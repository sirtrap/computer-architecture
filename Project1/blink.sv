==> flow/design.v <==
module top(
    input  logic clk,
    output logic RGB_R,
    output logic RGB_B,
    output logic RGB_G
);
    parameter BLINK_INTERVAL = 2000000;
    logic [31:0] counter;
    logic [2:0] state = 3'b100;
    always_ff @(posedge clk) begin
        if (counter >= BLINK_INTERVAL) begin
            counter <= 0;
            state <= ~state;
            state <= (state << 1) | state[2];
            {RGB_R, RGB_G, RGB_B} <= state; 
            end
        else begin
            counter <= counter + 1;
        end
    end
endmodule
## Tool chain data of top

The steps from the RTL of top to its reports follow in flow order.
Line numbers count from 1 in the design file above.
The mark -- stands for no value.

| inputs | value |
|---|---|
| top | top |
| clock port | clk |
| library | sky130hd |
| corner | tt_025C_1v80 |

## Word-level counts

Counts by Yosys on the flattened word-level netlist (proc, flatten, opt, wreduce; memories kept). Register bits leave out memories and registers merged into their read ports (data or address); mux counts leave out enables and synchronous resets folded into registers. Print and check cells are left out. Cells with the same type and inputs are merged into one.

| cells by class | value |
|---|---|
| add/sub/neg operators | 1 |
| $mul | 0 |
| divide/modulo/power cells | 0 |
| order comparisons | 1 |
| equality and inequality tests | 0 |
| shifts and indexed selects | 0 |
| multiplexer cells | 0 |
| bitwise logic cells | 1 |
| reduce/logical cells | 0 |

Operator list:

| cell | number |
|---|---|
| 32-bit by 1-bit adder with 32-bit output (second input constant) | 1 |
| 32-bit by 21-bit greater-or-equal comparator with 1-bit output (second input constant) | 1 |
| 3-bit by 1-bit bitwise OR with 3-bit output | 1 |

| word-level totals | value |
|---|---|
| flip-flop bits (word level) | 38 |
| bits in latches | 0 |
| memory bits (writable) | 0 |
| ROM bits | 0 |
| clocked read ports x word width | 0 |
| memories kept | 0 |
| input port bits | 1 |
| cells after elaboration | 8 |

## Logic depth

Depth = most cells in a row (Yosys ltp): at word level without a register or memory, in the mapped netlist without a sequential cell, where the memories' decode and read muxes count.

| logic depth | value |
|---|---|
| depth in word-level cells | 1 |
| ABC_AREA | 0 |
| mapped depth | 6 |
| depth with buffers taken out | 5 |

## After synthesis

Yosys stat after the flow's synthesis: flattened, memories mapped to cells. It holds for the ABC_AREA given above (unset counts as 0); a run with the other value may have another netlist.

Cells by type:

| cell | number |
|---|---|
| sky130_fd_sc_hd__dfxtp_1 | 32 |
| sky130_fd_sc_hd__edfxtp_1 | 6 |
| sky130_fd_sc_hd__xnor2_1 | 11 |
| sky130_fd_sc_hd__nor2_1 | 18 |
| sky130_fd_sc_hd__nand3_1 | 8 |
| sky130_fd_sc_hd__or4_1 | 4 |
| sky130_fd_sc_hd__xor2_1 | 3 |
| sky130_fd_sc_hd__a21oi_1 | 5 |
| sky130_fd_sc_hd__ha_1 | 2 |
| sky130_fd_sc_hd__nor3_1 | 5 |
| sky130_fd_sc_hd__inv_1 | 6 |
| sky130_fd_sc_hd__nand2_1 | 6 |
| sky130_fd_sc_hd__nand4_4 | 1 |
| sky130_fd_sc_hd__o21ai_0 | 4 |
| sky130_fd_sc_hd__nand4_1 | 3 |
| sky130_fd_sc_hd__nor4_1 | 3 |
| sky130_fd_sc_hd__and4_1 | 2 |
| sky130_fd_sc_hd__nand4b_1 | 2 |

Other cell types: 13; their cells: 16.

| mapped netlist | value |
|---|---|
| standard cells after synthesis | 137 |
| cell area after synthesis | 1,427.6 µm² |
| sequential part of the area | 820.8 µm² |
| flip-flop cells | 38 |
| buffers | 3 |

## Timing after synthesis

Path of least setup slack by OpenSTA after synthesis, without wires, with an ideal clock, recovery checks aside; 20% of the period is set as input and as output delay. Where synthesis merged equal registers, the netlist keeps one of their names.

| path after synthesis | value |
|---|---|
| path kind | reg-to-reg |
| from | register counter[0] |
| to | register counter[20] |
| period | 3.15 ns |
| library setup time | 0.071 ns |
| launch time at the first pin | 0.000 ns |
| arrival | 1.778 ns |
| required time | 3.079 ns |
| setup slack | 1.301 ns |
| path delay | 1.849 ns |
| driving pins on the path | 6 |
| path buffers | 0 |
| synthesis period reached | 1.849 ns |

"path delay" = arrival - input delay + setup time.
"driving pins on the path" counts driving pins, that of a launching flip-flop among them; a cell with two outputs on the path counts twice.
"synthesis period reached" is the clock period less the worst setup slack; recovery checks do not enter. This is arithmetic on one report: input and output delays are still those of the set period (20% each).
The rows between start and end are the longest chain of elaborated cells between them; the timing report does not say that the signal goes this way. Where chains are equally long, one stands for them.
A line is the first line of the expression or statement that the cell stems from. Yosys adds cells for indexed reads and writes and turns some case tables into memories.

| between the ends, after synthesis | value |
|---|---|
| path through | sky130_fd_sc_hd__dfxtp_1 > sky130_fd_sc_hd__ha_1 > sky130_fd_sc_hd__nand4_4 > sky130_fd_sc_hd__or3_4 > sky130_fd_sc_hd__or4_1 > sky130_fd_sc_hd__a21oi_1 |
| cells in the longest elaborated chain | 1 |

Ends and longest elaborated chain, after synthesis:

| item | RTL line | text |
|---|---|---|
| start, declared | 8 | `logic [31:0] counter;` |
| start, assigned | 12 | `counter <= 0;` |
| start, assigned | 18 | `counter <= counter + 1;` |
| 32-bit by 1-bit adder with 32-bit output | 18 |  |
| end, assigned | 12 |  |
| end, assigned | 18 |  |
| end, declared | 8 |  |

## Path in the finished layout

Path of least setup slack in the final report of flow run A (OpenROAD, finished layout, wires in). Where an end is a register, its clock arrival counts in the times.

| path post-layout | value |
|---|---|
| path kind | reg-to-reg |
| from | register counter[13] |
| to | register RGB_B |
| period | 1.94 ns |
| library setup time | 0.23 ns |
| launch time at the first pin | 0.33 ns |
| arrival | 1.74 ns |
| required time | 2.04 ns |
| setup slack | 0.30 ns |
| driving pins on the path | 5 |
| path buffers | 1 |

The rows between start and end are the longest chain of elaborated cells between them; the timing report does not say that the signal goes this way. Where chains are equally long, one stands for them.

| between the ends, post-layout | value |
|---|---|
| path through | sky130_fd_sc_hd__dfxtp_2 > sky130_fd_sc_hd__or4_1 > sky130_fd_sc_hd__o211ai_1 > sky130_fd_sc_hd__nand3_1 > sky130_fd_sc_hd__buf_12 |
| cells in the longest elaborated chain | 1 |

Ends and longest elaborated chain, post-layout:

| item | RTL line | text |
|---|---|---|
| start, declared | 8 | `logic [31:0] counter;` |
| start, assigned | 12 | `counter <= 0;` |
| start, assigned | 18 | `counter <= counter + 1;` |
| 32-bit by 21-bit greater-or-equal comparator with 1-bit output | 11 | `if (counter >= BLINK_INTERVAL) begin` |
| end, declared | 4 | `output logic RGB_B,` |

==> results <==
Flow measurements of top on sky130hd: 2 stored runs with different settings, listed in no order. Input and output delays are each 20% of the period that was set; the output load is 0.01 pF.
"clock period achieved" = clock period - worst setup slack. The figure is calculated, with input and output delays left at 20% of the set period.
"critical path time": the worst setup path's part of the clock period (all of it between registers, 20% less for each end at a port) less its slack. A launch clock that arrives late makes it longer, a capture clock that arrives late makes it shorter.
By "total power of the final layout" is meant OpenSTA's value without simulated activity: inputs other than the clock are taken to toggle once in ten clock periods, and the tool carries that through the logic.
Settings: . = not set for that run.

| run name | period_ns | SETUP_SLACK_MARGIN | CAP_MARGIN | CORE_MARGIN | CORE_UTILIZATION | SLEW_MARGIN | PLACE_DENSITY_LB_ADDON | CORE_ASPECT_RATIO | CELL_PAD_IN_SITES_GLOBAL_PLACEMENT | ABC_AREA | GPL_TIMING_DRIVEN | GPL_ROUTABILITY_DRIVEN | CTS_CLUSTER_SIZE | smallest hold slack (ns) | critical path time (ns) | type of the worst setup path | total power of the final layout (W) | worst slack on setup checks (ns) | standard-cell area of the final layout (µm²) | utilization in the final report | clock period achieved (ns) | overall die area (µm²) | synthesized cell area (µm²) | total negative setup slack (ns) |
|---|---|---|---|---|---|---|---|---|---|---|---|---|---|---|---|---|---|---|---|---|---|---|---|---|
| flow run A | 1.94 | 0.29 | 20 | 2 | 40 | 20 | . | . | . | . | . | . | . | 0.457 | 1.64 | reg-to-reg | 0.00133 | 0.300 | 1,734.2 | 0.512 | 1.640 | 4,062.8 | 1,427.6 | 0.000 |
| flow run B | 2.13 | 0.64 | 20 | 2 | 48 | 30 | 0.01 | 1.02 | 1 | 1 | 1 | 0 | 93 | 0.434 | 0.99 | reg-to-output | 0.001357 | 0.713 | 1,905.6 | 0.59 | 1.417 | 3,800.7 | 1,595.3 | 0.000 |
